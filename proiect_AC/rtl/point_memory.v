==> flow/design.v <==
module point_memory #(
    parameter N = 16
)(
    input clk,
    input we,
    input [3:0] waddr,
    input [3:0] wlabel,
    input [3:0] raddr_i,
    input [3:0] raddr_j,
    output reg [7:0] xi, yi, zi,
    output reg [7:0] xj, yj, zj,
    output reg [3:0] li,
    output reg [3:0] lj
);
    reg [7:0] x_mem [0:N-1];
    reg [7:0] y_mem [0:N-1];
    reg [7:0] z_mem [0:N-1];
    reg [3:0] label_mem [0:N-1];
    integer k;
    initial begin
        for (k = 0; k < N; k = k + 1)
            label_mem[k] = 0;
    end
    always @(posedge clk) begin
        if (we)
            label_mem[waddr] <= wlabel;
    end
    always @(*) begin
        xi = x_mem[raddr_i];
        yi = y_mem[raddr_i];
        zi = z_mem[raddr_i];
        li = label_mem[raddr_i];
        xj = x_mem[raddr_j];
        yj = y_mem[raddr_j];
        zj = z_mem[raddr_j];
        lj = label_mem[raddr_j];
    end
endmodule
Step by step through the tools: point_memory
Tool output for the design above, in the order of the flow.
Line numbers count from 1 in the design file above.
Library cell names are shortened.
{"block": "design", "top": "point_memory", "clock_port": "clk", "lib": "sky130hd", "corner": "tt_025C_1v80"}

After elaboration
Source: Yosys, flattened and elaborated, memories not mapped. Widths are those after wreduce; folded enables and synchronous resets count as part of the registers. Registers that Yosys merges into a memory's read port (data or address) are not register bits. Print and check cells do not count. Equal cells are merged and count once.
Memory sizes are those after Yosys's memory passes, which may raise the word count (mostly to a power of two), join words into wider ones and drop unused or constant bits.
{"block": "op_classes", "add_sub_neg": 0, "n_mul": 0, "n_div": 0, "cmp": 0, "eq_ne": 0, "n_shift": 0, "mux": 3, "bitwise": 0, "reduce_and_logical": 0}
{"block": "op_table", "operator": "4-bit two-way mux", "count": 2}
{"block": "op_table", "operator": "1-bit two-way mux", "count": 1}
{"block": "word_totals", "regBits": 0, "latchBits": 0, "ramBits": 64, "rom_bits": 0, "clocked_rd_ports_x_width": 0, "n_memories": 1, "out_inout_bits": 56}
{"block": "mem_list", "memory": "label_mem", "size": 16, "word_bits": 4, "read_ports": 2, "wr": 1, "line": 18, "text": "reg [3:0] label_mem [0:N-1];"}

Logic depth
Longest topological path by Yosys (ltp), each cell counted once; first at word level (registers and memories cut), then after technology mapping (sequential cells cut; the memories' decode and read muxes count).
{"block": "depth", "word_depth": 1, "abc_area": 0, "depth_mapped": 5}

Netlist
The flow's flattened synthesis, as Yosys stat reports it; memories are mapped. The netlist is that of the ABC_AREA named above (0 if unset); the other value can give another one.
Totals and module areas in this step are rounded.
{"block": "synth_totals", "cell_count": 214, "yosys_area_mm2": 0.0035, "sequential_area_mm2": 0.00192, "ff_cells": 64, "buffers": 56}
{"block": "types", "cell_type": "edfxtp_1", "count": 64}
{"block": "types", "cell_type": "mux4_1", "count": 28}
{"block": "types", "cell_type": "buf_4", "count": 48}
{"block": "types", "cell_type": "mux4_2", "count": 4}
{"block": "types", "cell_type": "nand3_1", "count": 17}
{"block": "types", "cell_type": "a22oi_1", "count": 8}
{"block": "types", "cell_type": "nor2_1", "count": 14}
{"block": "types", "cell_type": "buf_12", "count": 2}
{"block": "types", "cell_type": "nand2_1", "count": 9}
{"block": "types", "cell_type": "nor2b_1", "count": 4}
{"block": "types", "cell_type": "buf_6", "count": 2}
{"block": "types", "cell_type": "nor3_1", "count": 4}
{"block": "types", "cell_type": "nand3b_1", "count": 2}
{"block": "types", "cell_type": "nand2b_1", "count": 2}
{"block": "types", "cell_type": "buf_2", "count": 2}
{"block": "types", "cell_type": "or3b_2", "count": 1}
{"block": "types", "cell_type": "clkbuf_1", "count": 2}
{"block": "types", "cell_type": "conb_1", "count": 1}

Path before layout
OpenSTA on the mapped netlist: ideal clock, no wires. The path of least setup slack (recovery checks aside). Input and output delay are each 20% of the period. Register names are those of the netlist, which keeps one name where synthesis merged equal registers.
{"block": "synth_timing", "path_type": "input port to output port", "start": "input port raddr_i[1]", "end": "output port li[1]", "tclk_ns": 1.93, "input_delay_ns": 0.386, "output_delay_ns": 0.386, "launch_ns": 0.386, "arrival_ns": 1.392, "slack_ns": 0.152, "path_delay_ns": 1.006, "driving_pins": 5, "synth_period_reached_ns": 1.778}
"path_delay_ns" = arrival - input delay + setup time.
At an output port there is no setup time.
"driving_pins" counts driving pins, that of a launching flip-flop among them; a cell with two outputs on the path counts twice.
"synth_period_reached_ns" = period - worst setup slack (recovery checks aside). The figure is calculated, with input and output delays left at 20% of the set period.
Between the ends stands the longest chain of elaborated cells between them, by number of cells; it is not shown to be the way that was timed. Of several equally long chains one is given.
Each line given opens the expression or statement behind the cell; cells for indexed reads and writes are added by Yosys, which also makes memories of some case tables.
The chain passes a memory read, where the word-level depth is cut; so it can be longer than that depth.
{"block": "synth_between", "cell_sequence": "clkbuf_1 buf_2 mux4_2 a22oi_1 nand3_1", "elab_chain_len": 1}
{"block": "synth_rtl", "element": "start: declaration", "line": 8, "text": "input [3:0] raddr_i,"}
{"block": "synth_rtl", "element": "memory 16 x 4 bit", "line": 18, "text": "reg [3:0] label_mem [0:N-1];"}
{"block": "synth_rtl", "element": "end: declaration", "line": 12, "text": "output reg [3:0] li,"}

Path in the finished layout
Path of least setup slack in the final report of run 1 (OpenROAD, finished layout, wires in). Where an end is a register, its clock arrival counts in the times.
{"block": "layout_timing", "path_type": "flip-flop to output port", "start": "memory label_mem[3][3]", "end": "output port lj[3]", "tclk_ns": 1.11, "output_delay_ns": 0.22, "launch_ns": 0.33, "arrival_ns": 1.73, "slack_ns": -0.84, "driving_pins": 5}
Between the ends stands the longest chain of elaborated cells between them, by number of cells; it is not shown to be the way that was timed. Of several equally long chains one is given.
The chain passes a memory read, where the word-level depth is cut; so it can be longer than that depth.
{"block": "layout_between", "cell_sequence": "edfxtp_1 mux4_2 a22oi_2 nand3_2 buf_6", "elab_chain_len": 1}
{"block": "layout_rtl", "element": "start: declaration", "line": 18, "text": "reg [3:0] label_mem [0:N-1];"}
{"block": "layout_rtl", "element": "memory 16 x 4 bit", "line": 18}
{"block": "layout_rtl", "element": "end: declaration", "line": 13, "text": "output reg [3:0] lj"}

Measured results for point_memory: 2 stored runs of the Yosys and OpenROAD flow on sky130hd. The settings differ; the order carries no meaning. The constraints put input and output delay at 20% of the set period each and load the outputs with 0.01 pF.
"worst_setup_path_time_ns": the worst setup path's part of the clock period (all of it between registers, 20% less for each end at a port) less its slack. A launch clock that arrives late makes it longer, a capture clock that arrives late makes it shorter.
"final_power_uw": no workload was simulated; the value follows from the tool's default switching activity.
The results are shown rounded.

{"run": "run 1", "settings": { "period_ns": 1.11, "CORE_UTILIZATION": 23, "SETUP_SLACK_MARGIN": -0.02, "HOLD_SLACK_MARGIN": -0.07, "CORE_ASPECT_RATIO": 0.54, "CORE_MARGIN": 4, "CELL_PAD_IN_SITES_GLOBAL_PLACEMENT": 1, "CELL_PAD_IN_SITES_DETAIL_PLACEMENT": 0, "GPL_TIMING_DRIVEN": 1, "GPL_ROUTABILITY_DRIVEN": 0, "SLEW_MARGIN": 30, "MIN_ROUTING_LAYER": "met1", "CAP_MARGIN": 20 }, "results": { "post_route_stdcell_area_mm2": 0.00468, "synthArea_mm2": 0.0035, "final_setup_ws_ns": -0.839, "die_area_mm2": 0.0174, "worst_setup_path_time_ns": 1.73, "critical_path_type": "flip-flop to output port", "fin_hold_ws_ns": 0.435, "tns_ns": -6.12, "final_power_uw": 6590 }}
{"run": "run 2", "settings": { "period_ns": 1.49, "CORE_UTILIZATION": 37, "SETUP_SLACK_MARGIN": -0.09, "CELL_PAD_IN_SITES_GLOBAL_PLACEMENT": 3, "GPL_TIMING_DRIVEN": 1, "GPL_ROUTABILITY_DRIVEN": 1, "CAP_MARGIN": 20, "CORE_MARGIN": 2, "SLEW_MARGIN": 20 }, "results": { "post_route_stdcell_area_mm2": 0.00425, "synthArea_mm2": 0.0035, "final_setup_ws_ns": -0.518, "die_area_mm2": 0.0103, "worst_setup_path_time_ns": 1.71, "critical_path_type": "flip-flop to output port", "fin_hold_ws_ns": 0.745, "tns_ns": -3.83, "final_power_uw": 3940 }}
